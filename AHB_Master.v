==> flow/design.v <==
module AHB_Master (
    input wire        HCLK,        
    input wire        HRESETn,     
    output reg [31:0] HADDR,       
    output reg [2:0] HBURST,         
    output reg [2:0]  HSIZE,       
    output reg [1:0]  HTRANS,      
    output reg [31:0] HWDATA,      
    output reg        HWRITE,      
    input wire [31:0] HRDATA,      
    input wire        HREADY,      
    input wire        HRESP,
    input wire [63:0] cpu_inst,
    input wire [7:0] cpu_cont,
    input wire [7:0] num_beats
);
localparam      IDLE         = 2'b00,
                BUSY     = 2'b01,
                NONSEQ   = 2'b10,
                SEQ      = 2'b11;
reg [9:0] burst_counter;
reg work;
always @(posedge HCLK or negedge HRESETn) begin
    if (!HRESETn)
    begin   
        HTRANS <= IDLE;   
    end
    else
    begin
        case (HTRANS)
            IDLE:begin
                HADDR <= cpu_inst[63:32];
                HWDATA <= cpu_inst[31:0];
                HSIZE <= cpu_cont[6:4];  
                HWRITE <= cpu_cont[0];   
                HBURST <= cpu_cont[3:1];
                work <= cpu_cont[7];
                if (HREADY && work) begin
                    HTRANS <= NONSEQ;
                    burst_counter <= 0;        
                end
            end
            BUSY:begin
                if (HREADY && work) begin
                    HTRANS <= SEQ; 
                end
            end
            NONSEQ:begin
                if (HREADY) begin
                    if (!work)
                    HTRANS <= BUSY;
                    else if (HBURST) begin
                        HWDATA <= cpu_inst[31:0];
                        burst_counter <= burst_counter + 1;
                        HTRANS <= SEQ;
                    end else begin
                        HTRANS <= IDLE;
                        HWDATA <= cpu_inst[31:0];
                    end
                end
            end
            SEQ:begin
                if (HREADY) begin
                    HWDATA <= cpu_inst[31:0];
                    HADDR <= HADDR + (4 << HSIZE); 
                        burst_counter <= burst_counter + 1;
                    if (!work)
                    HTRANS <= BUSY;
                    else if(HBURST == 3'b001 && burst_counter * HSIZE < 8'b1111111111 && burst_counter < num_beats)
                        HTRANS <= SEQ;
                        else begin
                        HTRANS <= IDLE;
                    end
                end  
            end
            default:HTRANS <= IDLE;
        endcase
    end
end
endmodule
### Step by step through the tools: AHB_Master

Tool output for the design above, in the order of the flow.
Lines are those of the file above, counted from 1.
Library cell names are shortened.
The mark -- stands for no value.

| design | value |
|---|---|
| top | AHB_Master |
| clock | HCLK |
| standard-cell library | sky130hd |
| library corner | tt_025C_1v80 |

### Word-level counts

Counts by Yosys on the flattened word-level netlist (proc, flatten, opt, wreduce; memories kept). Register bits leave out memories and registers merged into their read ports (data or address). Print and check cells are left out. Cells with the same type and inputs are merged into one.

| cells by class | value |
|---|---|
| muxes and demuxes | 21 |
| reductions and logical operators | 13 |
| $mul | 1 |
| $lt $le $gt $ge | 2 |
| $add $sub $neg | 2 |
| equal/unequal tests | 10 |
| shift operators | 1 |

Operators with widths:

| kind | count |
|---|---|
| 32-bit 2-to-1 mux | 4 |
| 32-bit case mux with 3-bit select | 1 |
| 32-bit case mux with 2-bit select | 1 |
| 10-bit 2-to-1 mux | 5 |
| 3-bit by 3-bit << shifter with 32-bit output (first input constant) | 1 |
| 32-bit adder | 1 |
| 10-bit by 3-bit multiplier with 10-bit output | 1 |
| 10-bit case mux with 3-bit select | 1 |
| 2-bit 2-to-1 mux | 8 |
| 2-bit != test (second input constant) | 6 |
| 10-bit by 1-bit adder with 10-bit output (second input constant) | 1 |
| 10-bit by 8-bit less-than comparator with 1-bit output | 1 |
| 10-bit by 8-bit less-than comparator with 1-bit output (second input constant) | 1 |
| 5-bit AND reduction | 2 |
| 2-bit case mux with 4-bit select | 1 |
| 7-bit AND reduction | 1 |
| 3-bit nonzero test | 2 |
| 2-bit == test (second input constant) | 2 |
| 4-bit nonzero test | 1 |
| 1-bit logical AND | 3 |
| 3-bit by 1-bit == test with 1-bit output (second input constant) | 1 |
| 3-bit AND reduction | 1 |
| 2-bit by 1-bit == test with 1-bit output (second input constant) | 1 |
| 2-bit zero test | 1 |
| 2-bit AND reduction | 1 |
| 2-bit nonzero test | 1 |

| storage and ports | value |
|---|---|
| register bits | 84 |
| output and inout port bits | 73 |

### Logic depth

Yosys ltp: most cells in a row. Word level: on the elaborated netlist, between registers, memories and ports. Mapped: between sequential cells and ports; inverters and the memories' decode and read muxes count.

| logic depth | value |
|---|---|
| word-level depth | 8 |
| ABC_AREA | 1 |
| depth in mapped cells | 17 |
| gate-level depth less buffers | 16 |

### Mapped cells and area

Yosys stat after the flow's synthesis: flattened, memories mapped to cells. It holds for the ABC_AREA given above (unset counts as 0); a run with the other value may have another netlist.

Cell types:

| cell type | count | area in all (µm²) |
|---|---|---|
| edfxtp_1 | 82 | 2.46E+03 |
| nand2_1 | 160 | 600.576 |
| ha_1 | 28 | 350.336 |
| inv_1 | 75 | 281.52 |
| nor2_1 | 50 | 187.68 |
| fa_1 | 9 | 180.173 |
| nand3_1 | 25 | 125.12 |
| o21ai_0 | 22 | 110.106 |
| xnor2_1 | 12 | 105.101 |
| a21oi_1 | 20 | 100.096 |
| nor3_1 | 16 | 80.077 |
| xor2_1 | 9 | 78.826 |
| nand4_1 | 9 | 56.304 |
| dfrtp_1 | 2 | 50.048 |
| o21ai_1 | 9 | 45.043 |
| clkbuf_1 | 7 | 26.275 |
| a31oi_1 | 4 | 25.024 |
| nor4_1 | 4 | 25.024 |

Not listed: further types 18, cells in them 28.

| mapped netlist | value |
|---|---|
| chip area (Yosys) | 5116.2 µm² |
| buffers | 10 |
| sequential part of the area | 2512.4 µm² |
| mapped cells | 571 |
| flip-flops | 84 |

### Path before layout

Path of least setup slack by OpenSTA after synthesis, without wires, with an ideal clock, recovery checks aside; 20% of the period is set as input and as output delay. Where synthesis merged equal registers, the netlist keeps one of their names.

| path post-synthesis | value |
|---|---|
| kind | input to register |
| from | input port HREADY |
| to | register burst_counter[0] |
| clock period | 7.43 ns |
| data arrival time | 3.368 ns |
| path slack | 3.628 ns |
| path delay | 2.316 ns |
| library setup time | 0.434 ns |
| stages on the path | 4 |
| synthesis period reached | 3.802 ns |

"path delay" is the arrival time less input delay plus setup time.
"stages on the path" counts driving pins, that of a launching flip-flop among them; a cell with two outputs on the path counts twice.
"synthesis period reached" = period - worst setup slack (recovery checks aside). The figure is calculated, with input and output delays left at 20% of the set period.
Between the ends stands the longest chain of elaborated cells between them, by number of cells; it is not shown to be the way that was timed. Of several equally long chains one is given.
Each line given opens the expression or statement behind the cell; cells for indexed reads and writes are added by Yosys, which also makes memories of some case tables.
At most two assigning lines are given for a register; there are more.
Only ways into the end's enable, where the timed path ends, are counted here.

| on the way, post-synthesis | value |
|---|---|
| cell sequence | nor2_1 -> inv_1 -> nand2_1 -> a2111oi_0 |
| cells in the longest elaborated chain | 3 |
| elaborated cells on any way between the ends | 5 |

Ends and longest elaborated chain, post-synthesis:

| what | RTL line | RTL |
|---|---|---|
| from (decl) | 11 | `input wire        HREADY,` |
| 1-bit logical AND | 38 | `if (HREADY && work) begin` |
| 2-bit != test | -- |  |
| 7-bit AND reduction | -- |  |
| to (assign) | 54 | `burst_counter <= burst_counter + 1;` |
| to (assign) | 66 | `burst_counter <= burst_counter + 1;` |
| to (decl) | 21 | `reg [9:0] burst_counter;` |

### Timing after layout

Path of least setup slack in the final report of stored run 1 (OpenROAD, finished layout, wires in). Where an end is a register, its clock arrival counts in the times.

| path post-layout | value |
|---|---|
| kind | register to register |
| from | register HSIZE[2] |
| to | register HADDR[30] |
| path slack | -0.10 ns |
| stages on the path | 16 |
| data arrival time | 3.08 ns |
| clock period | 2.86 ns |
| library setup time | 0.24 ns |

Between the ends stands the longest chain of elaborated cells between them, by number of cells; it is not shown to be the way that was timed. Of several equally long chains one is given.

| on the way, post-layout | value |
|---|---|
| cell sequence | edfxtp_1 -> buf_6 -> buf_6 -> nor3_4 -> inv_1 -> fa_2 -> o21ai_2 -> inv_2 -> o21ai_4 -> nand2_4 -> nor2_4 -> nand2_2 -> nor2_1 -> nand2_1 -> nand3_2 -> nand2_1 |
| cells in the longest elaborated chain | 4 |
| elaborated cells on any way between the ends | 4 |

Ends and longest elaborated chain, post-layout:

| what | RTL line | RTL |
|---|---|---|
| from (decl) | 6 | `output reg [2:0]  HSIZE,` |
| from (assign) | 34 | `HSIZE <= cpu_cont[6:4];` |
| 3-bit by 3-bit << shifter with 32-bit output | 65 | `HADDR <= HADDR + (4 << HSIZE);` |
| 32-bit adder | 65 |  |
| 32-bit 2-to-1 mux | 63 | `if (HREADY) begin` |
| 32-bit case mux with 2-bit select | 30 | `case (HTRANS)` |
| to (assign) | 32 | `HADDR <= cpu_inst[63:32];` |
| to (assign) | 65 |  |
| to (decl) | 4 | `output reg [31:0] HADDR,` |

Wiki page: AHB_Master / flow data

Below are 2 stored runs of the flow (Yosys, OpenROAD; platform sky130hd) on AHB_Master, each with its settings and what was measured, unordered. Constraints: input delay and output delay 20% of the set period each, output load 0.01 pF.
By "period reached" is meant the clock period of the run minus its worst setup slack. This is arithmetic on one report: input and output delays are still those of the set period (20% each).
"allowed time less slack (worst setup path)" = time allowed to the worst setup path (clock period - input delay - output delay, where it has them) - its slack; a late launch clock adds to it, a late capture clock takes from it.
"overall power" rests on the timing tool's default activity at the inputs, not on a simulated workload.
Among the settings, - means not set for that run.

| stored run | period_ns | CORE_UTILIZATION | PLACE_DENSITY_LB_ADDON | CORE_ASPECT_RATIO | CELL_PAD_IN_SITES_GLOBAL_PLACEMENT | CELL_PAD_IN_SITES_DETAIL_PLACEMENT | ABC_AREA | GPL_ROUTABILITY_DRIVEN | CTS_CLUSTER_SIZE | CAP_MARGIN | SLEW_MARGIN | CORE_MARGIN | mapped cell area after synthesis (µm²) | die area (µm²) | std-cell area (final layout) (µm²) | post-route utilization (%) | worst setup slack after layout (ns) | post-route setup TNS (ns) | overall power (mW) | period reached (ns) | allowed time less slack (worst setup path) (ns) | worst setup path type |
|---|---|---|---|---|---|---|---|---|---|---|---|---|---|---|---|---|---|---|---|---|---|---|
| stored run 1 | 2.86 | 25 | 0.14 | 1.42 | 0 | 2 | 1 | 0 | 86 | 5 | 40 | 2 | 5116.2 | 21643.0 | 7953.9 | 39.4 | -0.104 | -0.428 | 7.256 | 2.964 | 2.96 | register to register |
| stored run 2 | 2.42 | 40 | - | - | - | - | - | - | - | 20 | 20 | 2 | 4942.2 | 13260.7 | 7589.8 | 63.2 | -0.267 | -4.588 | 8.020 | 2.687 | 2.69 | register to register |
